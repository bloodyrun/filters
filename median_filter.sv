==> flow/design.v <==
module median_filter #(
  parameter WIDTH = 8,
  parameter P_WIN = 5
) (
  input  logic [WIDTH*P_WIN*P_WIN-1:0]  filter_win_in,
  input  logic                          filter_in_vld,
  output logic                          filter_in_rdy,
  output logic [WIDTH-1:0]              filter_data_out,
  output logic                          filter_out_vld,
  input  logic                          filter_out_rdy,
  input  logic [5:0]                    r_mf_threshold,
  input  logic clk,
  input  logic rst_n
);
genvar i,j;
wire  filter_act = filter_in_vld && filter_in_rdy;
logic   [WIDTH*P_WIN*P_WIN-1:0] filter_win_reg;
always@(posedge clk or negedge rst_n)
begin
    if(~rst_n)begin
      filter_win_reg   <= 'd0;
    end else if(filter_act) begin
      filter_win_reg   <= filter_win_in;
    end
end
logic   [WIDTH-1:0]  P00 ;
logic   [WIDTH-1:0]  P01 ;
logic   [WIDTH-1:0]  P02 ;
logic   [WIDTH-1:0]  P03 ;
logic   [WIDTH-1:0]  P04 ;
logic   [WIDTH-1:0]  P10 ;
logic   [WIDTH-1:0]  P11 ;
logic   [WIDTH-1:0]  P12 ;
logic   [WIDTH-1:0]  P13 ;
logic   [WIDTH-1:0]  P14 ;
logic   [WIDTH-1:0]  P20 ;
logic   [WIDTH-1:0]  P21 ;
logic   [WIDTH-1:0]  P22 ;
logic   [WIDTH-1:0]  P23 ;
logic   [WIDTH-1:0]  P24 ;
logic   [WIDTH-1:0]  P30 ;
logic   [WIDTH-1:0]  P31 ;
logic   [WIDTH-1:0]  P32 ;
logic   [WIDTH-1:0]  P33 ;
logic   [WIDTH-1:0]  P34 ;
logic   [WIDTH-1:0]  P40 ;
logic   [WIDTH-1:0]  P41 ;
logic   [WIDTH-1:0]  P42 ;
logic   [WIDTH-1:0]  P43 ;
logic   [WIDTH-1:0]  P44 ;
assign  P00 = filter_win_reg[0*P_WIN*WIDTH+0*WIDTH+:WIDTH];
assign  P01 = filter_win_reg[0*P_WIN*WIDTH+1*WIDTH+:WIDTH];
assign  P02 = filter_win_reg[0*P_WIN*WIDTH+2*WIDTH+:WIDTH];
assign  P03 = filter_win_reg[0*P_WIN*WIDTH+3*WIDTH+:WIDTH];
assign  P04 = filter_win_reg[0*P_WIN*WIDTH+4*WIDTH+:WIDTH];
assign  P10 = filter_win_reg[1*P_WIN*WIDTH+0*WIDTH+:WIDTH];
assign  P11 = filter_win_reg[1*P_WIN*WIDTH+1*WIDTH+:WIDTH];
assign  P12 = filter_win_reg[1*P_WIN*WIDTH+2*WIDTH+:WIDTH];
assign  P13 = filter_win_reg[1*P_WIN*WIDTH+3*WIDTH+:WIDTH];
assign  P14 = filter_win_reg[1*P_WIN*WIDTH+4*WIDTH+:WIDTH];
assign  P20 = filter_win_reg[2*P_WIN*WIDTH+0*WIDTH+:WIDTH];
assign  P21 = filter_win_reg[2*P_WIN*WIDTH+1*WIDTH+:WIDTH];
assign  P22 = filter_win_reg[2*P_WIN*WIDTH+2*WIDTH+:WIDTH];
assign  P23 = filter_win_reg[2*P_WIN*WIDTH+3*WIDTH+:WIDTH];
assign  P24 = filter_win_reg[2*P_WIN*WIDTH+4*WIDTH+:WIDTH];
assign  P30 = filter_win_reg[3*P_WIN*WIDTH+0*WIDTH+:WIDTH];
assign  P31 = filter_win_reg[3*P_WIN*WIDTH+1*WIDTH+:WIDTH];
assign  P32 = filter_win_reg[3*P_WIN*WIDTH+2*WIDTH+:WIDTH];
assign  P33 = filter_win_reg[3*P_WIN*WIDTH+3*WIDTH+:WIDTH];
assign  P34 = filter_win_reg[3*P_WIN*WIDTH+4*WIDTH+:WIDTH];
assign  P40 = filter_win_reg[4*P_WIN*WIDTH+0*WIDTH+:WIDTH];
assign  P41 = filter_win_reg[4*P_WIN*WIDTH+1*WIDTH+:WIDTH];
assign  P42 = filter_win_reg[4*P_WIN*WIDTH+2*WIDTH+:WIDTH];
assign  P43 = filter_win_reg[4*P_WIN*WIDTH+3*WIDTH+:WIDTH];
assign  P44 = filter_win_reg[4*P_WIN*WIDTH+4*WIDTH+:WIDTH];
logic   [24:0]  bit7, bit6, bit5, bit4, bit3, bit2, bit1, bit0;
always@*
begin
    for(int k=0; k<25; k++) begin
        bit7[k] = filter_win_reg[(k*WIDTH+7)+:1];
        bit6[k] = filter_win_reg[(k*WIDTH+6)+:1];
        bit5[k] = filter_win_reg[(k*WIDTH+5)+:1];
        bit4[k] = filter_win_reg[(k*WIDTH+4)+:1];
        bit3[k] = filter_win_reg[(k*WIDTH+3)+:1];
        bit2[k] = filter_win_reg[(k*WIDTH+2)+:1];
        bit1[k] = filter_win_reg[(k*WIDTH+1)+:1];
        bit0[k] = filter_win_reg[(k*WIDTH+0)+:1];
    end
end
enum logic [1:0] {IDLE=2'd0,ACT=2'd1} mf_cs, mf_ns;
logic   pe_clr, latch_last, latch_last_d1, bv_enable;
logic   [2:0] bit_cnt, bit_cnt_nxt, bit_cnt_d1;
always@(posedge clk or negedge rst_n)
begin
    if(~rst_n)begin
        mf_cs   <= IDLE;
        bit_cnt <= 3'd0;
    end else begin
        mf_cs   <= mf_ns;
        bit_cnt <= bit_cnt_nxt;
    end
end
always_comb
begin
    mf_ns = mf_cs;
    pe_clr = 1'b0;
    bit_cnt_nxt = 3'd0;
    latch_last = 1'b0;
    filter_in_rdy = 1'b0;
    bv_enable = 1'b0;
    case(mf_cs)
    IDLE: begin
    filter_in_rdy = filter_out_rdy;
       if(filter_in_vld) begin
           pe_clr = 1'b1;
           mf_ns = ACT;
           bit_cnt_nxt = 3'd7;
       end
    end
    ACT: begin
    bv_enable = 1'b1;
        if(bit_cnt!=3'd0) begin
            bit_cnt_nxt = bit_cnt - 1'b1;
        end else begin
            mf_ns = IDLE;
            filter_in_rdy = 1'b0;
            latch_last = 1'b1;
        end
    end
    default: mf_ns = IDLE;
    endcase
end
logic [24:0] bit_select_array, bit_pe_out;
assign bit_select_array[ 0] = P00[bit_cnt];
assign bit_select_array[ 1] = P01[bit_cnt];
assign bit_select_array[ 2] = P02[bit_cnt];
assign bit_select_array[ 3] = P03[bit_cnt];
assign bit_select_array[ 4] = P04[bit_cnt];
assign bit_select_array[ 5] = P10[bit_cnt];
assign bit_select_array[ 6] = P11[bit_cnt];
assign bit_select_array[ 7] = P12[bit_cnt];
assign bit_select_array[ 8] = P13[bit_cnt];
assign bit_select_array[ 9] = P14[bit_cnt];
assign bit_select_array[10] = P20[bit_cnt];
assign bit_select_array[11] = P21[bit_cnt];
assign bit_select_array[12] = P22[bit_cnt];
assign bit_select_array[13] = P23[bit_cnt];
assign bit_select_array[14] = P24[bit_cnt];
assign bit_select_array[15] = P30[bit_cnt];
assign bit_select_array[16] = P31[bit_cnt];
assign bit_select_array[17] = P32[bit_cnt];
assign bit_select_array[18] = P33[bit_cnt];
assign bit_select_array[19] = P34[bit_cnt];
assign bit_select_array[20] = P40[bit_cnt];
assign bit_select_array[21] = P41[bit_cnt];
assign bit_select_array[22] = P42[bit_cnt];
assign bit_select_array[23] = P43[bit_cnt];
assign bit_select_array[24] = P44[bit_cnt];
logic   bit_fbbk;
generate
    for(i=0; i<25; i++) begin : gen_median_bv_pe
        median_bv_pe u_median_bv_pe_px(
          .bit_in(bit_select_array[i]),
          .bit_fbbk(bit_fbbk),
          .bit_out(bit_pe_out[i]),
          .bit_clr(pe_clr),
          .clk,
          .rst_n
        );
    end
endgenerate
wire   [5:0]   bit_threshold = r_mf_threshold;  
median_bv_acc u_median_bv_acc(
  .bits_in(bit_pe_out),
  .bit_out(bit_fbbk),
  .bit_clr(pe_clr),
  .bit_threshold(bit_threshold),
  .clk,
  .rst_n
);
logic [WIDTH-1:0] median_binary, median_binary_nxt;
always_comb
begin
    median_binary_nxt = median_binary;
    if(bv_enable) begin
        case(bit_cnt[2:0])
        3'd7: median_binary_nxt = {median_binary[6:0],bit_fbbk};
        3'd6: median_binary_nxt = {median_binary[6:0],bit_fbbk};
        3'd5: median_binary_nxt = {median_binary[6:0],bit_fbbk};
        3'd4: median_binary_nxt = {median_binary[6:0],bit_fbbk};
        3'd3: median_binary_nxt = {median_binary[6:0],bit_fbbk};
        3'd2: median_binary_nxt = {median_binary[6:0],bit_fbbk};
        3'd1: median_binary_nxt = {median_binary[6:0],bit_fbbk};
        3'd0: median_binary_nxt = {median_binary[6:0],bit_fbbk};
        default: median_binary_nxt = median_binary;
        endcase
    end else begin
        median_binary_nxt = median_binary;
    end
end
always@(posedge clk or negedge rst_n)
begin
    if(~rst_n)begin
        bit_cnt_d1 <= 3'd0;
        latch_last_d1 <= 1'b0;
    end else begin
        bit_cnt_d1 <= bit_cnt;
        latch_last_d1 <= latch_last;
    end
end
always@(posedge clk or negedge rst_n)
begin
    if(~rst_n)begin
        median_binary <= 'd0;
    end else if(pe_clr) begin
        median_binary <= 'd0;        
    end else if( bv_enable ) begin
        median_binary <= median_binary_nxt;
    end
end
always@(posedge clk or negedge rst_n)
begin
    if(~rst_n)begin
        filter_data_out <= 'd0;
    end else if(latch_last) begin
        filter_data_out <= median_binary_nxt;
    end
end
always@(posedge clk or negedge rst_n)
begin
    if(~rst_n)begin
        filter_out_vld <= 'd0;
    end else if(filter_out_vld & filter_out_rdy) begin
        filter_out_vld <= 1'b0;
    end else if(latch_last) begin
        filter_out_vld <= 1'b1;
    end
end
endmodule
module median_bv_pe(
  input  logic bit_in,
  input  logic bit_fbbk,
  output logic bit_out,
  input  logic bit_clr,
  input  logic clk,
  input  logic rst_n
);
logic   bit_hold, bit_elim;  
logic   st_elim;
always@(posedge clk or negedge rst_n)
    if(~rst_n) begin
        st_elim <= 1'b0;
    end else if(bit_clr) begin
        st_elim <= 1'b0;
    end else if( bit_fbbk!=bit_out && st_elim==0 ) begin
        st_elim <= 1'b1;
    end
always@(posedge clk or negedge rst_n)
    if(~rst_n) begin
        bit_elim <= 1'b0;
    end else if(bit_clr) begin
        bit_elim <= 1'b0;
    end else if( bit_fbbk!=bit_out && st_elim==0 ) begin
        bit_elim <= bit_in;
    end
assign  bit_out = (st_elim & ~bit_clr) ? bit_elim : bit_in ;
endmodule
module median_bv_acc#(
  parameter WIDTH = 8,
  parameter P_WIN = 5
) (
  input  logic  [P_WIN*P_WIN-1:0]   bits_in,
  output logic                      bit_out,
  input logic                       bit_clr,
  input logic   [5:0]               bit_threshold,
  input logic clk,
  input logic rst_n
);
logic [5:0] bit_acc;
assign  bit_acc = $countones(bits_in);
always_comb
begin
    if(bit_acc > bit_threshold)
        bit_out = 1'b1;
    else
        bit_out = 1'b0;
end
endmodule
# Reports on median_filter
# Tool output for the design above, in the order of the flow.
# Lines are those of the file above, counted from 1.
# Operators carry their Yosys type and port widths (W data, S select, Z words).
# Cell names lack the library's common part.
# The mark n/a stands for no value.
# design
top	median_filter
clock_port	clk
lib	sky130hd
pvt_corner	tt_025C_1v80

# After elaboration
# Yosys after proc, flatten, opt, wreduce and memory -nomap, before mapping. Memory bits, and registers merged into a memory's read port (data or address), are not among the register bits. Print and check cells are not counted. Equal cells are merged and count once.
# word_totals
wordCells	421
regBits	272
input_bits	210
out_inout_bits	10
# op_classes
reduce_and_logical	58
n_cmp	1
addsub	25
bitwise	52
n_mux	144
eq_ne	60
shifts	25
# ops
cell	count
$shiftx A8 B3 Y1	25
$mux W1	134
$add A6 B1 Y6	22
$reduce_bool A2 Y1	27
$mux W8	4
$and A1 B1 Y1	26
$logic_and A1 B1 Y1	26
$not A1 Y1	26
$ne A1 B1 Y1	25
$eqx A1 B1 Y1 const B	25
$eq A3 B3 Y1 const B	4
$reduce_or A8 Y1	1
$eq A3 B2 Y1 const B	2
$gt A6 B6 Y1	1
$pmux W3 S2	1
$mux W3	2
$ne A2 B2 Y1 const B	2
$pmux W2 S2	1
$mux W2	2
$add A2 B1 Y3	1
$sub A3 B1 Y3 const B	1
$eq A3 B1 Y1 const B	1
$logic_not A3 Y1	1
$reduce_bool A3 Y1	1
$add A1 B1 Y2	1
$eq A2 B1 Y1 const B	1
$logic_not A2 Y1	1
$reduce_and A2 Y1	1

# Logic depth
# Depth = most cells in a row (Yosys ltp): at word level without a register or memory, in the mapped netlist without a sequential cell, where the memories' decode and read muxes count.
# depth
depth_word	36
ABC_AREA	0
mapped_depth	26
depth_no_buf	22

# Netlist
# The flow's flattened synthesis, as Yosys stat reports it; memories are mapped. The netlist is that of the ABC_AREA named above (0 if unset); the other value can give another one.
# The area totals of this step are shown rounded.
# mapped
mapped_cells	916
buf_cells	54
synth_area_um2	13000
sequential_area_um2	6780
ff_cells	271
# types
cell	count	type_area_um2
dfrtp_1	270	6756.48
mux2_2	242	2.73E+03
mux4_2	50	1126.08
fa_1	18	360.346
xnor2_1	27	236.477
a21oi_1	44	220.211
inv_1	48	180.173
ha_1	13	162.656
mux2i_4	7	157.651
o22ai_1	24	150.144
o21ai_0	29	145.139
buf_2	27	135.13
buf_6	9	101.347
nand2_1	26	97.594
mux2i_1	9	90.086
nor2_1	23	86.333
o21a_1	8	60.058
clkbuf_1	15	56.304
# Other cell types: 15; their cells: 27.
# By module: a second synthesis without flattening, with its own total; a netlist apart from the flattened one above.
# hier_totals
cells_unflattened	941
area_unflattened_um2	13500
# Rows give one instance, submodules left out.
# modules
module	instances	seq_area_um2	cells	area_um2
median_filter	1	5530	579	9750
median_bv_pe	25	50.0	11	119
median_bv_acc	1	0.0	87	747

# Worst setup path after synthesis
# OpenSTA on the mapped netlist: ideal clock, no wires. The path of least setup slack (recovery checks aside). Input and output delay are each 20% of the period. Register names are those of the netlist, which keeps one name where synthesis merged equal registers.
# synth_path
path_kind	input-to-reg
startpoint	in filter_in_vld
endpoint	reg gen_median_bv_pe[11].u_median_bv_pe_px.bit_elim
launch_ns	1.898
slack_ns	1.472
tclk_ns	9.49
setup_time_ns	0.135
delay_ns	6.121
driving_pins	23
arrival_ns	7.884
in_delay_ns	1.898
path_buffers	3
t_required_ns	9.355
synth_period_reached_ns	8.018
# "delay_ns" is the arrival time less input delay plus setup time.
# "driving_pins": output pins that drive a net of the path, with the launching flip-flop's if there is one; two outputs of one cell count as two.
# "synth_period_reached_ns" is the clock period less the worst setup slack; recovery checks do not enter. This is arithmetic on one report: input and output delays are still those of the set period (20% each).
# The rows between start and end are the longest chain of elaborated cells between them; the timing report does not say that the signal goes this way. Where chains are equally long, one stands for them.
# A line is the first line of the expression or statement that the cell stems from. Yosys adds cells for indexed reads and writes and turns some case tables into memories.
# A register here has more assigning lines than the two given.
# synth_via
path_cell_list	nand2_1 > clkbuf_1 > nand2_1 > mux2_2 > fa_1 > fa_1 > fa_1 > fa_1 > inv_1 > fa_1 > fa_1 > fa_1 > nor2b_1 > o21ai_0 > nand2b_1 > ha_1 > and3_1 > and3_1 > a311oi_2 > or2_2 > clkbuf_1 > buf_2 > o22ai_1
elab_chain_len	36
cone_cells	109
cone_classes	24 x add/sub; 1 x compare; 26 x eq/ne; 30 x mux; 26 x logic; 2 x reduce/logical
# synth_lines
item	line	rtl
start, declared	6	input  logic                          filter_in_vld,
$mux W1	114	if(filter_in_vld) begin
$mux W1	111	case(mf_cs)
$not A1 Y1	266	assign  bit_out = (st_elim & ~bit_clr) ? bit_elim : bit_in ;
$and A1 B1 Y1	266
$mux W1	266
$eqx A1 B1 Y1	280	assign  bit_acc = $countones(bits_in);
$add A1 B1 Y2	280
$add A2 B1 Y3	280
$add A6 B1 Y6 (22 in a row)	280
$gt A6 B6 Y1	283	if(bit_acc > bit_threshold)
$mux W1	283
$ne A1 B1 Y1	263	end else if( bit_fbbk!=bit_out && st_elim==0 ) begin
$logic_and A1 B1 Y1	263
$mux W1	263
$mux W1	261	end else if(bit_clr) begin
end, assigned	260	bit_elim <= 1'b0;
end, assigned	264	bit_elim <= bit_in;
end, declared	248	logic   bit_hold, bit_elim;

# Path in the finished layout
# Path of least setup slack in the final report of record 1 (OpenROAD, finished layout, wires in). Where an end is a register, its clock arrival counts in the times.
# layout_path
path_kind	input-to-reg
startpoint	in filter_in_vld
endpoint	reg gen_median_bv_pe[11].u_median_bv_pe_px.bit_elim
in_delay_ns	1.54
launch_ns	1.54
slack_ns	0.23
t_required_ns	8.14
driving_pins	22
tclk_ns	7.68
setup_time_ns	0.08
arrival_ns	7.91
path_buffers	4
# The rows between start and end are the longest chain of elaborated cells between them; the timing report does not say that the signal goes this way. Where chains are equally long, one stands for them.
# A register here has more assigning lines than the two given.
# layout_via
path_cell_list	clkdlybuf4s50_1 > nand2_2 > buf_12 > nand2_1 > mux2_2 > fa_1 > fa_1 > fa_1 > fa_1 > inv_1 > fa_1 > fa_2 > fa_2 > inv_1 > ha_1 > nor2b_1 > o21ai_0 > a311oi_4 > buf_6 > or2_2 > buf_12 > o22ai_1
elab_chain_len	36
cone_cells	109
cone_classes	24 x add/sub; 1 x compare; 26 x eq/ne; 30 x mux; 26 x logic; 2 x reduce/logical
# layout_lines
item	line	rtl
start, declared	6	input  logic                          filter_in_vld,
$mux W1	114	if(filter_in_vld) begin
$mux W1	111	case(mf_cs)
$not A1 Y1	266	assign  bit_out = (st_elim & ~bit_clr) ? bit_elim : bit_in ;
$and A1 B1 Y1	266
$mux W1	266
$eqx A1 B1 Y1	280	assign  bit_acc = $countones(bits_in);
$add A1 B1 Y2	280
$add A2 B1 Y3	280
$add A6 B1 Y6 (22 in a row)	280
$gt A6 B6 Y1	283	if(bit_acc > bit_threshold)
$mux W1	283
$ne A1 B1 Y1	263	end else if( bit_fbbk!=bit_out && st_elim==0 ) begin
$logic_and A1 B1 Y1	263
$mux W1	263
$mux W1	261	end else if(bit_clr) begin
end, assigned	260	bit_elim <= 1'b0;
end, assigned	264	bit_elim <= bit_in;
end, declared	248	logic   bit_hold, bit_elim;

# Record of 2 stored runs of the RTL-to-layout flow on median_filter, platform sky130hd. The runs are unordered. Constraints: input delay and output delay 20% of the set period each, output load 0.01 pF.
# "timing.achieved_period_ns" means the clock period less the worst setup slack. The figure is calculated, with input and output delays left at 20% of the set period.
# "worst_setup_path_time_ns" = time allowed to the worst setup path (clock period - input delay - output delay, where it has them) - its slack; a late launch clock adds to it, a late capture clock takes from it.
# Results are given in rounded form.
# Settings: n/a = not set for that run.
item,record 1,record 2
period_ns,7.68,13.1
CORE_UTILIZATION,18,29
PLACE_DENSITY_LB_ADDON,0.14,n/a
CORE_ASPECT_RATIO,0.65,1.33
TNS_END_PERCENT,15,80
ABC_AREA,0,n/a
GPL_TIMING_DRIVEN,1,1
GPL_ROUTABILITY_DRIVEN,0,n/a
CTS_CLUSTER_DIAMETER,186,355
CAP_MARGIN,15,5
MIN_ROUTING_LAYER,met1,met2
MAX_ROUTING_LAYER,met5,met5
CORE_MARGIN,2,2
SLEW_MARGIN,20,20
PLACE_DENSITY,n/a,0.56
CELL_PAD_IN_SITES_GLOBAL_PLACEMENT,n/a,0
CELL_PAD_IN_SITES_DETAIL_PLACEMENT,n/a,2
stdcell_area_um2,17700,16800
timing.achieved_period_ns,7.452,9.802
die_footprint_um2,74700,46700
worst_setup_path_time_ns,5.92,7.18
timing.worst_path_kind,input-to-reg,input-to-reg
final_setup_ws_ns,0.228,3.30
synth_chip_area_um2,13000,13000
